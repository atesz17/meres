==> flow/design.v <==
`timescale 1ns / 1ps
module cntr(input clk, rst, START, par_en, en_usrt, RTS, output max, output [5:0] cout);
reg LASTBIT;
reg ST;
reg[5:0] counter;
always @ (posedge clk)
	begin
			ST <= START;
			LASTBIT = (counter == 6'd39);
			if (rst | LASTBIT &  en_usrt)
					counter <= 6'd0;
			else
				begin
					if (en_usrt & RTS)
						begin
							if (ST | (counter!=6'd0))
								begin
									if (!par_en)
										begin
											if (counter%10 == 7)
												counter <= counter+2;
											else
												counter <= counter+1;
										end
									else
										counter <= counter+1;
								end
						end
				end
	end
	assign cout = counter;
	assign max = LASTBIT;
endmodule
`timescale 1ns / 1ps
module mpx(input [5:0] sel, output reg txd );
always @ (sel)
	begin
		case (sel)
			6'd0 : txd = 0;  
			6'd1 : txd = 1;
			6'd2 : txd = 0;
			6'd3 : txd = 0;
			6'd4 : txd = 0;
			6'd5 : txd = 0; 
			6'd6 : txd = 1;
			6'd7 : txd = 1;
			6'd8 : txd = 0;
			6'd9 : txd = 1;  
			6'd10 : txd = 0;  
			6'd11 : txd = 0;
			6'd12 : txd = 1;
			6'd13 : txd = 0;
			6'd14 : txd = 0;
			6'd15 : txd = 0;
			6'd16 : txd = 1;
			6'd17 : txd = 1;
			6'd18 : txd = 0;
			6'd19 : txd = 1;  
			6'd20 : txd = 0;  
			6'd21 : txd = 1;
			6'd22 : txd = 1;
			6'd23 : txd = 0;
			6'd24 : txd = 0;
			6'd25 : txd = 0;
			6'd26 : txd = 1;
			6'd27 : txd = 1;
			6'd28 : txd = 1;
			6'd29 : txd = 1;  
			6'd30 : txd = 0;  
			6'd31 : txd = 0;
			6'd32 : txd = 0;
			6'd33 : txd = 1;
			6'd34 : txd = 0;
			6'd35 : txd = 0;
			6'd36 : txd = 1;
			6'd37 : txd = 1;
			6'd38 : txd = 0;
			6'd39 : txd = 1;  
			default: txd = 1;
		endcase
	end
endmodule
`timescale 1ns / 1ps
module top( input clk, usrt_clk, rst, start, sw6, output RTS, TXD);
reg en_usrt;
reg[1:0] Q_usrt;
reg _RTS;
wire _max;
wire[5:0] sel;
wire _TXD;
always @ (posedge clk)
	begin
		en_usrt <= (Q_usrt == 1'd1);
		if (rst)
			Q_usrt <= 2'd0;
		else
			begin
				Q_usrt[1] = Q_usrt[0];
				Q_usrt[0] = usrt_clk;
			end
		if (start)
			_RTS <= 1;
		if (_max)
			_RTS <= 0;
	end
cntr MCounter(clk, rst, start, sw6, en_usrt, _RTS, _max, sel);
mpx MMultiplexer(sel, _TXD);
assign RTS = _RTS;
assign TXD = _TXD;
endmodule
# Step by step through the tools: top
# What the tools print for top, step after step.
# Lines are those of the file above, counted from 1.
# Operators: Yosys type, input widths -> output width; for muxes data width and select width s.
setup:
  top: "top"
  clock: "clk"
  lib: "sky130hd"
  pvt_corner: "tt_025C_1v80"

# Word-level counts
# Source: Yosys, flattened and elaborated, memories not mapped. Widths are those after wreduce. Print and check cells do not count. Equal cells are merged and count once.
# Memory sizes are those after Yosys's memory passes, which may raise the word count (mostly to a power of two), join words into wider ones and drop unused or constant bits.
bits:
  rom_bits: 64
  mem_count: 1
  clocked_rd_ports_x_width: 1
  reg_bits: 12
  inputBits: 5
  out_inout_bits: 2
mem_list:
  columns: ["memory", "words", "word_bits", "rd", "write_ports", "line_no", "text"]
  rows:
  - ["(no name shown)", 64, 1, 1, 0, 38, "case (sel)"]
op_classes:
  equal: 3
  n_mux: 4
  n_addsub: 2
  n_logic: 4
  div_mod_pow: 1
  n_reduce_logical: 2
ops:
  columns: ["op", "count"]
  rows:
  - ["$mod 6x4->32 const B", 1]
  - ["$eq 32x3->1 const B", 1]
  - ["$mux 6", 4]
  - ["$add 6x1->6 const B", 1]
  - ["$add 6x2->6 const B", 1]
  - ["$eq 6x6->1 const B", 1]
  - ["$reduce_bool 6->1", 1]
  - ["$and 1x1->1", 2]
  - ["$or 1x1->1", 2]
  - ["$eq 2x1->1 const B", 1]
  - ["$reduce_and 2->1", 1]

# Logic depth
# Yosys ltp: most cells in a row. Word level: on the elaborated netlist, between registers, memories and ports. Mapped: between sequential cells and ports; inverters and the memories' decode and read muxes count.
logic_depth:
  ltp_word: 6
  abc_area: 0
  mapped_depth: 26
  depth_no_buf: 24

# After synthesis
# The flow's flattened synthesis, as Yosys stat reports it; memories are mapped. The netlist is that of the ABC_AREA named above (0 if unset); the other value can give another one.
by_type:
  columns: ["type", "count"]
  rows:
  - ["sky130_fd_sc_hd__dfxtp_1", 13]
  - ["sky130_fd_sc_hd__ha_1", 13]
  - ["sky130_fd_sc_hd__nor2_1", 24]
  - ["sky130_fd_sc_hd__a21oi_1", 14]
  - ["sky130_fd_sc_hd__nand2_1", 18]
  - ["sky130_fd_sc_hd__o21ai_0", 12]
  - ["sky130_fd_sc_hd__and3_1", 8]
  - ["sky130_fd_sc_hd__mux2i_1", 5]
  - ["sky130_fd_sc_hd__nand4_1", 8]
  - ["sky130_fd_sc_hd__inv_1", 11]
  - ["sky130_fd_sc_hd__nand2b_1", 6]
  - ["sky130_fd_sc_hd__o31ai_1", 5]
  - ["sky130_fd_sc_hd__nand3_1", 7]
  - ["sky130_fd_sc_hd__buf_6", 3]
  - ["sky130_fd_sc_hd__nor2b_1", 5]
  - ["sky130_fd_sc_hd__buf_2", 6]
  - ["sky130_fd_sc_hd__nor3_1", 6]
  - ["sky130_fd_sc_hd__a2111oi_4", 1]
# Not listed: further types 50, cells in them 77.
synth_totals:
  flip_flops: 13
  yosys_area_um2: 1798.0
  sequential_area_um2: 260.2
  mapped_cells: 242
# The figures by module come from a second, unflattened synthesis with its own total; it is not the netlist above.
unflattened:
  hier_cells: 144
  hier_area_um2: 1196.1
# Each row is one instance without its submodules.
by_module:
  columns: ["mod", "n_inst", "cells", "mod_area_um2", "mod_seq_area_um2"]
  rows:
  - ["cntr", 1, 117, 935.9, 160.2]
  - ["mpx", 1, 19, 151.4, 0.0]
  - ["top", 1, 8, 108.9, 80.1]

# Worst setup path after synthesis
# Source: OpenSTA report_checks on the synthesized netlist (no wires, ideal clock, input and output delay 20% of the period each), path of least setup slack; recovery checks are left aside. Register names are those of the netlist, which keeps one name where synthesis merged equal registers.
synth_timing:
  path_kind: "register -> register"
  startpoint: "reg MCounter.counter[1]"
  endpoint: "reg (name not given)"
  t_required_ps: 7712
  clock_period_ps: 7790
  stages: 26
  setup_slack_ps: 2707
  launch_ps: 0
  path_delay_ps: 5083
  arrival_time_ps: 5005
  synth_period_reached_ps: 5083
# "path_delay_ps" = arrival - input delay + setup time.
# "stages" counts driving pins, that of a launching flip-flop among them; a cell with two outputs on the path counts twice.
# "synth_period_reached_ps" = period - worst setup slack (recovery checks aside). The figure is calculated, with input and output delays left at 20% of the set period.
# Between the ends stands the longest chain of elaborated cells between them, by number of cells; it is not shown to be the way that was timed. Of several equally long chains one is given.
# Each line given opens the expression or statement behind the cell; cells for indexed reads and writes are added by Yosys, which also makes memories of some case tables.
# A register here has more assigning lines than the two given.
synth_between:
  cell_sequence: "sky130_fd_sc_hd__dfxtp_1 sky130_fd_sc_hd__clkbuf_1 sky130_fd_sc_hd__inv_1 sky130_fd_sc_hd__ha_1 sky130_fd_sc_hd__nand2b_1 sky130_fd_sc_hd__buf_6 sky130_fd_sc_hd__nand2_1 sky130_fd_sc_hd__nand2_1 sky130_fd_sc_hd__ha_1 sky130_fd_sc_hd__nor2b_1 sky130_fd_sc_hd__o21a_1 sky130_fd_sc_hd__nor3_1 sky130_fd_sc_hd__nor2_1 sky130_fd_sc_hd__ha_1 sky130_fd_sc_hd__inv_1 sky130_fd_sc_hd__a31o_1 sky130_fd_sc_hd__a221o_1 sky130_fd_sc_hd__and3_1 sky130_fd_sc_hd__a2111oi_4 sky130_fd_sc_hd__o21ai_0 sky130_fd_sc_hd__a21oi_1 sky130_fd_sc_hd__inv_1 sky130_fd_sc_hd__ha_1 sky130_fd_sc_hd__o41ai_1 sky130_fd_sc_hd__o22ai_1 sky130_fd_sc_hd__a32oi_1"
  elab_chain_len: 6
synth_rtl:
  columns: ["element", "line_no", "text"]
  rows:
  - ["from (decl)", 5, "reg[5:0] counter;"]
  - ["from (assign)", 21, "counter <= counter+2;"]
  - ["from (assign)", 23, "counter <= counter+1;"]
  - ["$mod 6x4->32", 20, "if (counter%10 == 7)"]
  - ["$eq 32x3->1", 20, null]
  - ["$mux 6", 20, null]
  - ["$mux 6", 18, "if (!par_en)"]
  - ["$mux 6 (2 in a row)", null, null]

# Path in the finished layout
# Path of least setup slack in the final report of run A (OpenROAD, finished layout, wires in). Where an end is a register, its clock arrival counts in the times.
# The report prints the path's times to 10 ps; the period is as set.
layout_timing:
  path_kind: "register -> register"
  startpoint: "reg MCounter.counter[1]"
  endpoint: "reg (name not given)"
  clock_period_ps: 6000
  launch_ps: 240
  setup_slack_ps: 980
  arrival_time_ps: 5190
  t_required_ps: 6170
  stages: 25
# Between the ends stands the longest chain of elaborated cells between them, by number of cells; it is not shown to be the way that was timed. Of several equally long chains one is given.
# A register here has more assigning lines than the two given.
layout_between:
  cell_sequence: "sky130_fd_sc_hd__dfxtp_4 sky130_fd_sc_hd__clkinvlp_4 sky130_fd_sc_hd__ha_1 sky130_fd_sc_hd__nand2b_1 sky130_fd_sc_hd__nand2_1 sky130_fd_sc_hd__nand2_1 sky130_fd_sc_hd__ha_2 sky130_fd_sc_hd__o31ai_4 sky130_fd_sc_hd__a21oi_1 sky130_fd_sc_hd__a21boi_1 sky130_fd_sc_hd__nor2_2 sky130_fd_sc_hd__ha_1 sky130_fd_sc_hd__inv_1 sky130_fd_sc_hd__a31o_1 sky130_fd_sc_hd__a221o_1 sky130_fd_sc_hd__and3_1 sky130_fd_sc_hd__a2111oi_4 sky130_fd_sc_hd__buf_4 sky130_fd_sc_hd__o21ai_0 sky130_fd_sc_hd__a21oi_1 sky130_fd_sc_hd__inv_1 sky130_fd_sc_hd__ha_1 sky130_fd_sc_hd__o41ai_1 sky130_fd_sc_hd__o22ai_1 sky130_fd_sc_hd__a32oi_1"
  elab_chain_len: 6
layout_rtl:
  columns: ["element", "line_no", "text"]
  rows:
  - ["from (decl)", 5, "reg[5:0] counter;"]
  - ["from (assign)", 21, "counter <= counter+2;"]
  - ["from (assign)", 23, "counter <= counter+1;"]
  - ["$mod 6x4->32", 20, "if (counter%10 == 7)"]
  - ["$eq 32x3->1", 20, null]
  - ["$mux 6", 20, null]
  - ["$mux 6", 18, "if (!par_en)"]
  - ["$mux 6 (2 in a row)", null, null]

# Module top, platform sky130hd: 2 stored runs of the flow (Yosys, OpenROAD) with differing settings, in no particular order. Input and output delays are each 20% of the period that was set; the output load is 0.01 pF.
# "achievedPeriod_ps": clock period set for the run, less the worst setup slack. It is reckoned from that one timing run; input and output delays stay at 20% of the period that was set.
# "worst_path_allowed_less_slack_ps" = time allowed to the worst setup path (clock period - input delay - output delay, where it has them) - its slack; a late launch clock adds to it, a late capture clock takes from it.
# "fin_power_mw": no workload was simulated; the value follows from the tool's default switching activity.
# "worst_path_allowed_less_slack_ps" is given in steps of 10 ps.
runs:
  - name: "run A"
    settings:
      period_ns: 6.0
      SETUP_SLACK_MARGIN: 0.47
      CAP_MARGIN: 20
      CORE_MARGIN: 2
      CORE_UTILIZATION: 40
      SLEW_MARGIN: 20
    results:
      utilization_pct: 44.7
      final_cell_area_um2: 1946.9
      design_die_area_um2: 5047.4
      setup_tns_ps: 0
      ys_area_um2: 1798.0
      fin_hold_ws_ps: 384
      worst_path_allowed_less_slack_ps: 5020
      worst_path_kind: "register -> register"
      ws_setup_ps: 982
      achievedPeriod_ps: 5018
      fin_power_mw: 0.1909
  - name: "run B"
    settings:
      period_ns: 4.67
      CORE_UTILIZATION: 58
      SETUP_SLACK_MARGIN: 1.04
      PLACE_DENSITY_LB_ADDON: 0.14
      CORE_MARGIN: 8
      CELL_PAD_IN_SITES_GLOBAL_PLACEMENT: 3
      TNS_END_PERCENT: 5
      ABC_AREA: 0
      GPL_TIMING_DRIVEN: 1
      SLEW_MARGIN: 0
      MAX_ROUTING_LAYER: "met5"
      CAP_MARGIN: 20
    outcome: "incomplete, placement halted on FLW-0024"
